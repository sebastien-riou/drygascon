==> flow/design.v <==
module drygascon128_apb3 (
      input  [7:0] io_apb_PADDR,
      input  [0:0] io_apb_PSEL,
      input   io_apb_PENABLE,
      output  io_apb_PREADY,
      input   io_apb_PWRITE,
      input  [31:0] io_apb_PWDATA,
      output reg [31:0] io_apb_PRDATA,
      output  io_apb_PSLVERROR,
      input   toplevel_resetCtrl_systemReset,
      input   toplevel_io_mainClk);
  wire  _zz_1_;
  wire [31:0] core_dout;
  wire  core_idle;
  wire  selected;
  wire  askWrite;
  wire  askRead;
  wire  doWrite;
  wire  doRead;
  reg  start;
  reg [3:0] ds;
  reg [3:0] rounds;
  reg  rd_c;
  reg  wr_c;
  reg  rd_r;
  reg  wr_x;
  reg  wr_i;
  wire [31:0] ctrl;
  wire [31:0] zeroes;
  wire  ctrl_hit;
  drygascon128 core (
    .clk(toplevel_io_mainClk),
    .clk_en(_zz_1_),
    .rst(toplevel_resetCtrl_systemReset),
    .din(io_apb_PWDATA),
    .ds(ds),
    .wr_i(wr_i),
    .wr_c(wr_c),
    .wr_x(wr_x),
    .rounds(rounds),
    .start(start),
    .rd_r(rd_r),
    .rd_c(rd_c),
    .dout(core_dout),
    .idle(core_idle)
  );
  assign _zz_1_ = 1'b1;
  assign selected = (io_apb_PSEL[0] && io_apb_PENABLE);
  assign askWrite = (selected && io_apb_PWRITE);
  assign askRead = (selected && (! io_apb_PWRITE));
  assign doWrite = ((selected && io_apb_PREADY) && io_apb_PWRITE);
  assign doRead = ((selected && io_apb_PREADY) && (! io_apb_PWRITE));
  assign zeroes = (1'b0 ? (32'b11111111111111111111111111111111) : (32'b00000000000000000000000000000000));
  assign ctrl = {{{{core_idle,zeroes[30 : 9]},start},ds},rounds};
  assign io_apb_PSLVERROR = 1'b0;
  assign io_apb_PREADY = 1'b1;
  always @ (*) begin
    rd_c = 1'b0;
    wr_c = 1'b0;
    rd_r = 1'b0;
    wr_x = 1'b0;
    wr_i = 1'b0;
    io_apb_PRDATA = (32'b00001110101011011011111011101111);
    if(selected)begin
      case(io_apb_PADDR)
        8'b00000000 : begin
          io_apb_PRDATA = ctrl;
        end
        8'b00000100 : begin
          io_apb_PRDATA = core_dout;
          rd_c = (! doWrite);
          wr_c = doWrite;
        end
        8'b00001000 : begin
          io_apb_PRDATA = core_dout;
          rd_r = (! doWrite);
          wr_i = doWrite;
        end
        8'b00001100 : begin
          wr_x = doWrite;
        end
        default : begin
        end
      endcase
    end
  end
  assign ctrl_hit = (selected && (io_apb_PADDR == (8'b00000000)));
  always @ (posedge toplevel_io_mainClk or posedge toplevel_resetCtrl_systemReset) begin
    if (toplevel_resetCtrl_systemReset) begin
      start <= 1'b0;
      ds <= (4'b0000);
      rounds <= (4'b1011);
    end else begin
      start <= 1'b0;
      if((doWrite && ctrl_hit))begin
        rounds <= io_apb_PWDATA[3 : 0];
        ds <= io_apb_PWDATA[7 : 4];
        start <= io_apb_PWDATA[8];
      end
    end
  end
endmodule
`timescale 1ns / 1ps
`default_nettype none
module birotr(
    input wire [64-1:0] din,
    input wire [ 6-1:0] shift,
    output reg [64-1:0] out
    );
wire [32-1:0] i0 = din[0*32+:32];
wire [32-1:0] i1 = din[1*32+:32];
wire [ 6-1:0] shift2 = shift>>1;
wire [ 6-1:0] shift3 = (shift2 + 1'b1) % 6'd32;
always @* begin
    if(shift & 1'b1) begin
        out[ 0+:32] = (i1>>shift2) | (i1 << (6'd32-shift2));
        out[32+:32] = (i0>>shift3) | (i0 << (6'd32-shift3));
    end else begin
        out[ 0+:32] = (i0>>shift2) | (i0 << (6'd32-shift2));
        out[32+:32] = (i1>>shift2) | (i1 << (6'd32-shift2));
    end
end
endmodule
module gascon5_round(
    input wire [320-1:0] din,
    input wire [4-1:0] round,
    output reg [320-1:0] out
    );
wire [5*6-1:0] rot_lut0 = {6'd07,6'd10,6'd01,6'd61,6'd19};
wire [5*6-1:0] rot_lut1 = {6'd40,6'd17,6'd06,6'd38,6'd28};
reg [7:0] round_constant;
always @* round_constant = (((4'hf - round)<<4) | round);
reg [320-1:0] add_constant_out;
always @* add_constant_out = din ^ {{5*64-8-2*64{1'b0}},round_constant,{2*64{1'b0}}};
reg [320-1:0] sbox_stage0;
always @* begin
    sbox_stage0 = add_constant_out;
    sbox_stage0[0*64+:64] =  add_constant_out[0*64+:64] ^ add_constant_out[4*64+:64];
    sbox_stage0[2*64+:64] =  add_constant_out[2*64+:64] ^ add_constant_out[1*64+:64];
    sbox_stage0[4*64+:64] =  add_constant_out[4*64+:64] ^ add_constant_out[3*64+:64];
end
reg [320-1:0] t;
always @* begin
    t[0*64+:64] =  (~sbox_stage0[0*64+:64]) & sbox_stage0[1*64+:64];
    t[1*64+:64] =  (~sbox_stage0[1*64+:64]) & sbox_stage0[2*64+:64];
    t[2*64+:64] =  (~sbox_stage0[2*64+:64]) & sbox_stage0[3*64+:64];
    t[3*64+:64] =  (~sbox_stage0[3*64+:64]) & sbox_stage0[4*64+:64];
    t[4*64+:64] =  (~sbox_stage0[4*64+:64]) & sbox_stage0[0*64+:64];
end
reg [320-1:0] sbox_stage1;
always @* begin
    sbox_stage1[0*64+:64] =  sbox_stage0[0*64+:64] ^ t[1*64+:64];
    sbox_stage1[1*64+:64] =  sbox_stage0[1*64+:64] ^ t[2*64+:64];
    sbox_stage1[2*64+:64] =  sbox_stage0[2*64+:64] ^ t[3*64+:64];
    sbox_stage1[3*64+:64] =  sbox_stage0[3*64+:64] ^ t[4*64+:64];
    sbox_stage1[4*64+:64] =  sbox_stage0[4*64+:64] ^ t[0*64+:64];
end
reg [320-1:0] sbox_stage2;
always @* begin
    sbox_stage2 = sbox_stage1;
    sbox_stage2[1*64+:64] =  sbox_stage1[1*64+:64] ^ sbox_stage1[0*64+:64];
    sbox_stage2[3*64+:64] =  sbox_stage1[3*64+:64] ^ sbox_stage1[2*64+:64];
    sbox_stage2[0*64+:64] =  sbox_stage1[0*64+:64] ^ sbox_stage1[4*64+:64];
end
reg [320-1:0] sbox_stage3;
always @* begin
    sbox_stage3 = sbox_stage2;
    sbox_stage3[2*64+:64] = ~sbox_stage2[2*64+:64];
end
wire [320-1:0] lin_layer_r0;
wire [320-1:0] lin_layer_r1;
birotr u_birotr00(.out(lin_layer_r0[0*64+:64]), .din(sbox_stage3[0*64+:64]), .shift(6'd19));
birotr u_birotr10(.out(lin_layer_r1[0*64+:64]), .din(sbox_stage3[0*64+:64]), .shift(6'd28));
birotr u_birotr01(.out(lin_layer_r0[1*64+:64]), .din(sbox_stage3[1*64+:64]), .shift(6'd61));
birotr u_birotr11(.out(lin_layer_r1[1*64+:64]), .din(sbox_stage3[1*64+:64]), .shift(6'd38));
birotr u_birotr02(.out(lin_layer_r0[2*64+:64]), .din(sbox_stage3[2*64+:64]), .shift(6'd01));
birotr u_birotr12(.out(lin_layer_r1[2*64+:64]), .din(sbox_stage3[2*64+:64]), .shift(6'd06));
birotr u_birotr03(.out(lin_layer_r0[3*64+:64]), .din(sbox_stage3[3*64+:64]), .shift(6'd10));
birotr u_birotr13(.out(lin_layer_r1[3*64+:64]), .din(sbox_stage3[3*64+:64]), .shift(6'd17));
birotr u_birotr04(.out(lin_layer_r0[4*64+:64]), .din(sbox_stage3[4*64+:64]), .shift(6'd07));
birotr u_birotr14(.out(lin_layer_r1[4*64+:64]), .din(sbox_stage3[4*64+:64]), .shift(6'd40));
reg [320-1:0] lin_layer;
always @* begin
    lin_layer[0*64+:64] =  sbox_stage3[0*64+:64] ^ lin_layer_r0[0*64+:64] ^ lin_layer_r1[0*64+:64];
    lin_layer[1*64+:64] =  sbox_stage3[1*64+:64] ^ lin_layer_r0[1*64+:64] ^ lin_layer_r1[1*64+:64];
    lin_layer[2*64+:64] =  sbox_stage3[2*64+:64] ^ lin_layer_r0[2*64+:64] ^ lin_layer_r1[2*64+:64];
    lin_layer[3*64+:64] =  sbox_stage3[3*64+:64] ^ lin_layer_r0[3*64+:64] ^ lin_layer_r1[3*64+:64];
    lin_layer[4*64+:64] =  sbox_stage3[4*64+:64] ^ lin_layer_r0[4*64+:64] ^ lin_layer_r1[4*64+:64];
end
always @* out = lin_layer;
endmodule
module mixsx32(
    input wire [320-1:0] c,
    input wire [128-1:0] x,
    input wire [10-1:0] d,
    output reg [320-1:0] out
    );
reg [2-1:0] idx0;
reg [32-1:0] xw0;
always @* idx0 = d[0*2+:2];
always @* xw0 = x[idx0*32+:32];
always @* out[0*64+:64] = c[0*64+:64] ^ {{32{1'b0}},xw0};
reg [2-1:0] idx1;
reg [32-1:0] xw1;
always @* idx1 = d[1*2+:2];
always @* xw1 = x[idx1*32+:32];
always @* out[1*64+:64] = c[1*64+:64] ^ {{32{1'b0}},xw1};
reg [2-1:0] idx2;
reg [32-1:0] xw2;
always @* idx2 = d[2*2+:2];
always @* xw2 = x[idx2*32+:32];
always @* out[2*64+:64] = c[2*64+:64] ^ {{32{1'b0}},xw2};
reg [2-1:0] idx3;
reg [32-1:0] xw3;
always @* idx3 = d[3*2+:2];
always @* xw3 = x[idx3*32+:32];
always @* out[3*64+:64] = c[3*64+:64] ^ {{32{1'b0}},xw3};
reg [2-1:0] idx4;
reg [32-1:0] xw4;
always @* idx4 = d[4*2+:2];
always @* xw4 = x[idx4*32+:32];
always @* out[4*64+:64] = c[4*64+:64] ^ {{32{1'b0}},xw4};
endmodule
module accumulate(
    input wire [256-1:0] din,
    input wire [128-1:0] r,
    output reg [128-1:0] out
    );
always @* out = r ^ din[0+:128] ^ {din[128+:32],din[128+32+:96]};
endmodule
module drygascon128(
    input wire clk,
    input wire clk_en,
    input wire rst,
    input wire [31:0] din,
    input wire [3:0] ds,
    input wire wr_i,
    input wire wr_c,
    input wire wr_x,
    input wire [3:0] rounds,
    input wire start,
    input wire rd_r,
    input wire rd_c,
    output reg [31:0] dout,
    output reg idle
    );
localparam C_QWORDS = 5;
localparam X_QWORDS = 2;
localparam R_QWORDS = 2;
localparam CIDX_WIDTH = 3; 
localparam XIDX_WIDTH = 2; 
localparam C_DWORDS = C_QWORDS * 2;
localparam C_WIDTH = C_QWORDS * 64;
localparam X_DWORDS = X_QWORDS * 2;
localparam X_WIDTH = X_QWORDS * 64;
localparam R_DWORDS = R_QWORDS*2;
localparam R_WIDTH = R_QWORDS*64;
reg [C_WIDTH-1:0] c;
reg [X_WIDTH-1:0] x;
reg [R_WIDTH-1:0] r;
reg absorb;
reg [3:0] cnt;
always @(posedge clk) begin
    if(clk_en) begin
        case(1'b1)
        rd_c: dout <= c[cnt*32+:32];
        rd_r: dout <= r[cnt*32+:32];
        default: dout <= {32{1'b0}};
        endcase
    end
end
localparam D_WIDTH = C_QWORDS*XIDX_WIDTH;
localparam MIX_ROUNDS = (R_WIDTH+4+D_WIDTH-1)/D_WIDTH;
reg [D_WIDTH-1:0] d;
wire [C_WIDTH-1:0] mixsx32_out;
reg [C_WIDTH-1:0] core_in;
reg [3:0] core_round;
wire [C_WIDTH-1:0] core_out;
wire [128-1:0] accu_out;
mixsx32 u_mixsx32(.out(mixsx32_out), .c(c), .x(x), .d(d));
always @* core_in = absorb ? mixsx32_out : c;
always @* core_round = absorb ? {4{1'b0}} : cnt;
gascon5_round u_gascon5_round(.out(core_out), .din(core_in), .round(core_round));
accumulate u_accumulate(.out(accu_out), .din(c[0+:256]), .r(r));
localparam STATE_WIDTH = 2;
localparam STATE_IDLE = 2'b00;
localparam STATE_MIX_ENTRY = 2'b01;
localparam STATE_G_ENTRY = 2'b10;
localparam STATE_G_EXIT = 2'b11;
reg [STATE_WIDTH-1:0] state;
always @(posedge clk) begin
    if(clk_en) begin
        if(rst) begin
            state <= STATE_IDLE;
            absorb <= 1'b0;
            cnt <= {4{1'b0}};
            idle <= 1'b1;
        end else begin
            case(state)
            STATE_IDLE: begin
                if(wr_i) begin
                    r[cnt*32+:32] <= din;
                    absorb <= 1'b1;
                end
                if(wr_c) begin
                    c[cnt*32+:32] <= din;
                end
                if(wr_x) begin
                    x <= {din,x[32+:X_WIDTH-32]};
                end
                case(1'b1)
                wr_c,rd_c: cnt <= (cnt + 1'b1) % C_DWORDS;
                wr_x:      cnt <= (cnt + 1'b1) % X_DWORDS;
                wr_i,rd_r: cnt <= (cnt + 1'b1) % R_DWORDS;
                endcase
                if(start) begin
                    if(absorb) begin
                        state <= STATE_MIX_ENTRY;
                        d <= r[0+:D_WIDTH];
                        r <= {{D_WIDTH-4{1'b0}},ds,r[D_WIDTH+:R_WIDTH-D_WIDTH]};
                    end else begin
                        r <= {R_WIDTH{1'b0}};
                        state <= STATE_G_ENTRY;
                    end
                    cnt <= {4{1'b0}};
                    idle <= 1'b0;
                end
            end
            STATE_MIX_ENTRY: begin
                d <= r[0+:D_WIDTH];
                r <= {{D_WIDTH{1'b0}},r[D_WIDTH+:R_WIDTH-D_WIDTH]};
                c <= core_out;
                if(MIX_ROUNDS-2==cnt) begin
                    r <= {R_WIDTH{1'b0}};
                    cnt <= cnt +1'b1; 
                    state <= STATE_G_ENTRY; 
                end else begin
                    cnt <= cnt +1'b1;
                end
            end
            STATE_G_ENTRY: begin
                absorb <= 1'b0;
                c <= core_out;
                if(!absorb && (cnt >= 1)) r <= accu_out;
                if(rounds-1==cnt) begin
                    cnt <= {4{1'b0}};
                    state <= STATE_G_EXIT;
                end else begin
                    cnt <= absorb ? {{3{1'b0}},1'b1} : cnt +1'b1;
                end
            end
            STATE_G_EXIT: begin
                r <= accu_out;
                state <= STATE_IDLE;
                idle <= 1'b1;
            end
            default: begin
            end
            endcase
        end
    end
end
endmodule
`default_nettype wire
# From RTL to reports: drygascon128_apb3
# What the tools print for drygascon128_apb3, step after step.
# Line numbers count from 1 in the design file above.
# Operators carry their Yosys type and port widths (W data, S select, Z words).
# Library cell names are shortened.
# Not given: n/a
# design
top,drygascon128_apb3
clock,toplevel_io_mainClk
lib,sky130hd
lib_corner,tt_025C_1v80

# After elaboration
# Source: Yosys, flattened and elaborated, memories not mapped. Widths are those after wreduce. Registers that Yosys merges into a memory's read port (data or address) are not register bits. Print and check cells do not count.
# bits
reg_bits,635
inputBits,45
# classes
n_addsub,5
n_div,1
compare,1
eq_ne,17
shifts,11
muxes,44
bitwise,68
reduce_and_logical,26
# op_table
operator,count
$xor A64 B64 Y64,21
$shiftx A128 B8 Y32,5
$pmux W320 S2,1
$mux W320,2
$pmux W128 S4,1
$not A64 Y64,6
$mux W128,3
$shift A32 B33 Y320,1
$shift A32 B33 Y320 const A,1
$shiftx A320 B10 Y32,1
$xor A320 B136 Y320,1
$and A320 B320 Y320,1
$or A320 B320 Y320,1
$not A320 Y320,1
$xor A64 B32 Y64,5
$and A64 B64 Y64,5
$xor A128 B128 Y128,2
$shiftx A128 B10 Y32,1
$and A128 B128 Y128,1
$or A128 B128 Y128,1
$not A128 Y128,1
$shift A32 B33 Y128,1
$shift A32 B33 Y128 const A,1
$mod A32 B4 Y32 const B,1
$mux W122,1
$mux W118,1
$or A29 B32 Y32,3
$mux W32,3
# Other operator kinds: 49; their cells: 100.

# Longest topological paths
# Yosys ltp: most cells in a row. Word level: on the elaborated netlist, between registers, memories and ports. Mapped: between sequential cells and ports; inverters and the memories' decode and read muxes count.
# depth
ltp_word,13
abc_area,0
depth_mapped,16
mapped_depth_nobuf,12

# Synthesis result
# The flow's flattened synthesis, as Yosys stat reports it; memories are mapped. The netlist is that of the ABC_AREA named above (0 if unset); the other value can give another one.
# mapped
stdcells,5281
mapped_area_um2,56633.1
sequential_area_um2,18666.7
flip_flops,637
n_buf,327
# by_type
cell,count,type_area_um2
edfxtp_1,586,1.76E+04
xnor2_1,856,7497.19
mux4_2,205,4.62E+03
xor2_1,448,3.92E+03
mux2i_1,280,2.8E+03
nand2_1,664,2492.39
mux2_2,160,1.8E+03
ha_1,138,1.73E+03
xnor3_1,49,1.1E+03
o221ai_1,122,1.07E+03
xor3_1,41,974.685
nor2_1,241,904.618
a21oi_1,180,900.864
clkbuf_1,238,893.357
dfxtp_1,42,840.806
o21ai_0,159,795.763
xnor2_2,42,683.155
inv_1,175,656.88
# Not listed: further types 51, cells in them 655.
# By module: a second synthesis without flattening, with its own total; a netlist apart from the flattened one above.
# hier_totals
hier_cells,15584
hier_area_um2,145916.2
# Each row is one instance without its submodules.
# modules
module,n_inst,cells,area_um2,seq_area_um2
birotr,10,993,7985.2,0.0
drygascon128,1,2991,36897.9,18818.0
gascon5_round,1,1885,18456.5,0.0
mixsx32,1,515,6675.2,0.0
accumulate,1,128,3042.9,0.0
drygascon128_apb3,1,135,992.2,229.0

# Path before layout
# Path of least setup slack by OpenSTA after synthesis, without wires, with an ideal clock, recovery checks aside; 20% of the period is set as input and as output delay. Where synthesis merged equal registers, the netlist keeps one of their names.
# synth_path
path_kind,in2reg
startpoint,in io_apb_PADDR[5]
endpoint,reg core.c[0]
clock_period_ps,36600
launch_ps,7320
arrival_ps,31171
t_required_ps,35109
slack_ps,3938
path_delay_ps,25342
driving_pins,6
path_buffers,0
synth_period_reached_ps,32662
# "path_delay_ps" = arrival - input delay + setup time.
# "driving_pins" counts driving pins, that of a launching flip-flop among them; a cell with two outputs on the path counts twice.
# "synth_period_reached_ps" = period - worst setup slack (recovery checks aside). The figure is calculated, with input and output delays left at 20% of the set period.
# The rows between start and end are the longest chain of elaborated cells between them; the timing report does not say that the signal goes this way. Where chains are equally long, one stands for them.
# Each line given opens the expression or statement behind the cell; cells for indexed reads and writes are added by Yosys, which also makes memories of some case tables.
# Where a signal picks the word or bit written, the line may be left out of the assigning lines.
# Only ways into the end's enable, where the timed path ends, are counted here.
# synth_between
cell_sequence,nor4_1 > nand2_1 > nor2_1 > and3b_1 > nand2_1 > a21boi_0
elab_chain_cells,5
cells_between,5
lines_between,2
cone_classes,2 x eq/ne; 2 x mux; 1 x reduce/logical
# synth_rtl
element,line_no,rtl
"start, declared",2,"input  [7:0] io_apb_PADDR,"
$eq A8 B3 Y1,65,case(io_apb_PADDR)
$mux W1,65,
$mux W1,64,if(selected)begin
$ne A2 B1 Y1,n/a,
$reduce_and A3 Y1,n/a,
"end, assigned",332,c <= core_out;
"end, assigned",343,c <= core_out;
"end, declared",258,reg [C_WIDTH-1:0] c;

# Worst path after layout
# Path of least setup slack in the final report of stored run 1 (OpenROAD, finished layout, wires in). Where an end is a register, its clock arrival counts in the times.
# The report prints the path's times to 10 ps; the period is as set.
# layout_path
path_kind,in2out
startpoint,in io_apb_PADDR[2]
endpoint,out io_apb_PRDATA[7]
clock_period_ps,22700
output_delay_ps,4540
launch_ps,4540
arrival_ps,7150
t_required_ps,18160
slack_ps,11010
driving_pins,7
path_buffers,3
# The rows between start and end are the longest chain of elaborated cells between them; the timing report does not say that the signal goes this way. Where chains are equally long, one stands for them.
# layout_between
cell_sequence,clkdlybuf4s50_1 > xnor2_1 > nor2_2 > buf_4 > o21ai_2 > a221o_1 > clkdlybuf4s50_1
elab_chain_cells,4
cells_between,6
cone_classes,2 x eq/ne; 2 x mux; 2 x reduce/logical
# layout_rtl
element,line_no,rtl
"start, declared",2,"input  [7:0] io_apb_PADDR,"
$eq A8 B4 Y1,65,case(io_apb_PADDR)
$reduce_or A2 Y1,n/a,
$pmux W32 S2,65,
$mux W32,64,if(selected)begin
"end, declared",8,"output reg [31:0] io_apb_PRDATA,"

# Design drygascon128_apb3 on sky130hd. What follows are 2 stored runs of the flow, each under its own settings; their order means nothing. The constraints put input and output delay at 20% of the set period each and load the outputs with 0.01 pF.
# "achieved_period_ps" = clock period - worst setup slack. The figure is calculated, with input and output delays left at 20% of the set period.
# By "worst_path_allowed_less_slack_ps" is meant the share of the clock period that the worst setup path is allowed (20% is reserved at inputs, 20% at outputs), minus its slack. Clock arrival times at its registers enter into it.
# "design_power_uw" rests on the timing tool's default activity at the inputs, not on a simulated workload.
# "worst_path_allowed_less_slack_ps" is known to 10 ps.
# A setting shown as - is not set for that run.
stored run,period_ns,CORE_UTILIZATION,SETUP_SLACK_MARGIN,PLACE_DENSITY_LB_ADDON,HOLD_SLACK_MARGIN,SLEW_MARGIN,MIN_ROUTING_LAYER,MAX_ROUTING_LAYER,CAP_MARGIN,CORE_MARGIN,TNS_END_PERCENT,GPL_TIMING_DRIVEN,CTS_CLUSTER_DIAMETER,post_synth_area_um2,design.die.area_um2,stdcell_area_um2,post_route_util_frac,ws_setup_ps,setupTns_ps,timing.hold.ws_ps,design_power_uw,achieved_period_ps,worst_path_allowed_less_slack_ps,path_kind
stored run 1,22.7,56,-0.33,0.04,0.14,5,met1,met4,20,2,-,-,-,56633.1,103690.0,61911.9,0.618,11005,0,539,2778,11694,2610,in2out
stored run 2,31.7,21,2.23,0.25,-,5,-,-,20,2,65,0,349,56633.1,273853.0,67558.5,0.252,16611,0,538,2058,15089,2410,in2out
